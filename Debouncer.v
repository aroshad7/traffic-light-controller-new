==> flow/design.v <==
`timescale 1ns / 1ps
module Debouncer (reset_in, walkRequest_in, reprogram_in, reset_db_out, walkRequest_db_out, reprogram_db_out, clk, sys_reset);
   input reset_in, walkRequest_in, reprogram_in, clk, sys_reset;
   output reset_db_out, walkRequest_db_out, reprogram_db_out;
	debouncer_core reset_debouncer(.reset(sys_reset), .clk(clk), .noisy(reset_in), .clean(reset_db_out));
	debouncer_core walkRequest_debouncer(.reset(sys_reset), .clk(clk), .noisy(walkRequest_in), .clean(walkRequest_db_out));
	debouncer_core reprogram_debouncer(.reset(sys_reset), .clk(clk), .noisy(reprogram_in), .clean(reprogram_db_out));
endmodule
`timescale 1ns / 1ps
module debouncer_core (reset, clk, noisy, clean);
   parameter DELAY = 4;
   input reset, clk, noisy;
   output clean;
   reg [18:0] count;
   reg new, clean;
   always @(posedge clk)
     if (reset)
       begin
	  count <= 0;
	  new <= noisy;
	  clean <= noisy;
       end
     else if (noisy != new)
       begin
	  new <= noisy;
	  count <= 0;
       end
     else if (count == DELAY)
       clean <= new;
     else
       count <= count+1;
endmodule
### From RTL to reports: Debouncer

Tool output for the design above, in the order of the flow.
Line numbers count from 1 in the design file above.
Operators carry their Yosys type and port widths (W data, S select, Z words).
Library cell names are shortened.
The mark n/a stands for no value.

| set-up | value |
|---|---|
| top module | Debouncer |
| clock port | clk |
| cell library | sky130hd |
| library corner | tt_025C_1v80 |

### Elaborated design

Counts by Yosys on the flattened word-level netlist (proc, flatten, opt, wreduce; memories kept). Register bits leave out memories and registers merged into their read ports (data or address). Print and check cells are left out.

| storage and ports | value |
|---|---|
| register bits | 63 |
| bits in latches | 0 |
| bits in writable memories | 0 |
| bits in read-only memories | 0 |
| clocked read ports x word width | 0 |
| memories | 0 |
| input port bits | 5 |

| cells by class | value |
|---|---|
| $add $sub $neg | 3 |
| multiply operators | 0 |
| div/mod/pow operators | 0 |
| $lt $le $gt $ge | 0 |
| eq/ne operators | 9 |
| shifts and indexed selects | 0 |
| muxes and demuxes | 15 |
| bitwise gates (word level) | 0 |
| reductions and logical operators | 12 |

Operators by type and width:

| kind | number |
|---|---|
| $add A19 B1 Y19 const B | 3 |
| $eq A19 B3 Y1 const B | 3 |
| $mux W1 | 15 |
| $reduce_bool A2 Y1 | 6 |
| $ne A2 B2 Y1 const B | 3 |
| $reduce_and A2 Y1 | 3 |
| $reduce_or A2 Y1 | 3 |
| $ne A1 B1 Y1 | 3 |

### Longest topological paths

Yosys ltp: most cells in a row. Word level: on the elaborated netlist, between registers, memories and ports. Mapped: between sequential cells and ports; inverters and the memories' decode and read muxes count.

| depth | value |
|---|---|
| depth in word-level cells | 4 |
| ABC_AREA | 0 |
| mapped depth | 6 |

### After synthesis

The flow's flattened synthesis, as Yosys stat reports it; memories are mapped. The netlist is that of the ABC_AREA named above (0 if unset); the other value can give another one.
The area totals of this step are shown rounded.

Cells by type:

| cell | number |
|---|---|
| dfxtp_1 | 57 |
| edfxtp_1 | 6 |
| nor2_1 | 48 |
| xnor2_1 | 20 |
| nand3_1 | 26 |
| xor2_1 | 13 |
| nor4_1 | 17 |
| nand4_1 | 16 |
| nor3_1 | 19 |
| nand2_1 | 23 |
| a21oi_1 | 15 |
| ha_1 | 6 |
| o21ai_0 | 14 |
| mux2i_1 | 6 |
| inv_1 | 14 |
| and3_1 | 8 |
| or3_1 | 8 |
| nor4b_1 | 5 |

Not listed: further types 23, cells in them 41.

| synthesis totals | value |
|---|---|
| cells in the netlist | 362 |
| synthesis area | 3100 µm² |
| flip-flop cells | 63 |

By module: a second synthesis without flattening, with its own total; a netlist apart from the flattened one above.

| unflattened totals | value |
|---|---|
| cell total of the unflattened synthesis | 351 |
| area (unflattened synthesis) | 3250 µm² |

Rows give one instance, submodules left out.

By module:

| module | times used | cells | area (µm²) | sequential area (µm²) |
|---|---|---|---|---|
| debouncer_core | 3 | 117 | 1080 | 440 |
| Debouncer | 1 | 0 | 0.0 | 0.0 |

### Timing after synthesis

Source: OpenSTA report_checks on the synthesized netlist (no wires, ideal clock, input and output delay 20% of the period each), path of least setup slack; recovery checks are left aside. Register names are those of the netlist, which keeps one name where synthesis merged equal registers.

| path post-synthesis | value |
|---|---|
| kind | register to register |
| start | register walkRequest_debouncer.count[4] |
| end | register walkRequest_debouncer.count[17] |
| clock period | 1.75 ns |
| time at the first pin | 0.000 ns |
| arrival time | 1.634 ns |
| path slack | 0.000 ns |
| path delay | 1.750 ns |
| stages on the path | 6 |
| path buffers | 1 |
| synthesis period reached | 1.75 ns |

"path delay" is the arrival time less input delay plus setup time.
"stages on the path" counts driving pins, that of a launching flip-flop among them; a cell with two outputs on the path counts twice.
"synthesis period reached" is the clock period less the worst setup slack; recovery checks do not enter. This is arithmetic on one report: input and output delays are still those of the set period (20% each).
Between the ends stands the longest chain of elaborated cells between them, by number of cells; it is not shown to be the way that was timed. Of several equally long chains one is given.
Each line given opens the expression or statement behind the cell; cells for indexed reads and writes are added by Yosys, which also makes memories of some case tables.
A register here has more assigning lines than the two given.

| on the way, post-synthesis | value |
|---|---|
| cells stage by stage | dfxtp_1 > nand2_2 > or4_1 > buf_2 > o31a_1 > o211a_1 |
| cells in the longest elaborated chain | 1 |
| elaborated cells on any way between the ends | 2 |
| those cells by class | 1 x add/sub; 1 x eq/ne |

Ends and longest elaborated chain, post-synthesis:

| element | RTL line | source |
|---|---|---|
| start, declared | 14 | `reg [18:0] count;` |
| start, assigned | 19 | `count <= 0;` |
| start, assigned | 31 | `count <= count+1;` |
| $add A19 B1 Y19 | 31 |  |
| end, assigned | 26 | `count <= 0;` |
| end, assigned | 31 |  |
| end, declared | 14 |  |

### Worst path after layout

Path of least setup slack in the final report of flow run A (OpenROAD, finished layout, wires in). Where an end is a register, its clock arrival counts in the times.

| path post-layout | value |
|---|---|
| kind | register to register |
| start | register walkRequest_debouncer.count[1] |
| end | register walkRequest_debouncer.count[17] |
| clock period | 1.41 ns |
| time at the first pin | 0.37 ns |
| arrival time | 1.99 ns |
| path slack | -0.33 ns |
| stages on the path | 5 |
| path buffers | 0 |

Between the ends stands the longest chain of elaborated cells between them, by number of cells; it is not shown to be the way that was timed. Of several equally long chains one is given.
A register here has more assigning lines than the two given.

| on the way, post-layout | value |
|---|---|
| cells stage by stage | dfxtp_4 > nand4_1 > or4_4 > o31a_1 > o211a_1 |
| cells in the longest elaborated chain | 1 |
| elaborated cells on any way between the ends | 2 |
| those cells by class | 1 x add/sub; 1 x eq/ne |

Ends and longest elaborated chain, post-layout:

| element | RTL line | source |
|---|---|---|
| start, declared | 14 | `reg [18:0] count;` |
| start, assigned | 19 | `count <= 0;` |
| start, assigned | 31 | `count <= count+1;` |
| $add A19 B1 Y19 | 31 |  |
| end, assigned | 26 | `count <= 0;` |
| end, assigned | 31 |  |
| end, declared | 14 |  |

Module Debouncer, platform sky130hd: 2 stored runs of the flow (Yosys, OpenROAD) with differing settings, in no particular order. Input and output delays are each 20% of the period that was set; the output load is 0.01 pF.
"time on the worst setup path" is the time allowed to the run's worst setup path (the clock period less input and output delay, where it has them) less its slack. Clock arrival times count: a late capture clock shortens it, a late launch clock lengthens it.
"overall power" rests on the timing tool's default activity at the inputs, not on a simulated workload.
Measured values are rounded.
A setting shown as . is not set for that run.

| stored run | period_ns | CORE_UTILIZATION | SETUP_SLACK_MARGIN | PLACE_DENSITY_LB_ADDON | CORE_MARGIN | CELL_PAD_IN_SITES_DETAIL_PLACEMENT | GPL_ROUTABILITY_DRIVEN | CTS_CLUSTER_SIZE | MAX_ROUTING_LAYER | CAP_MARGIN | SLEW_MARGIN | PLACE_DENSITY | ABC_AREA | CTS_CLUSTER_DIAMETER | MIN_ROUTING_LAYER | synthesized cell area (µm²) | die outline area (µm²) | standard-cell area of the final layout (µm²) | setup slack of the worst path (ns) | setup TNS (ns) | final worst hold slack (ns) | overall power (W) | time on the worst setup path (ns) | critical path kind |
|---|---|---|---|---|---|---|---|---|---|---|---|---|---|---|---|---|---|---|---|---|---|---|---|---|
| flow run A | 1.41 | 29 | 0.12 | 0.07 | 5 | 1 | 0 | 49 | met5 | 20 | 20 | . | . | . | . | 3100 | 12900 | 5840 | -0.325 | -2.97 | 0.279 | 0.00407 | 1.74 | register to register |
| flow run B | 2.23 | 24 | 0.52 | . | 3 | . | . | . | met4 | 15 | 20 | 0.85 | 0 | 212 | met2 | 3100 | 14300 | 4030 | 0.503 | 0.000 | 0.457 | 0.00292 | 1.73 | register to register |
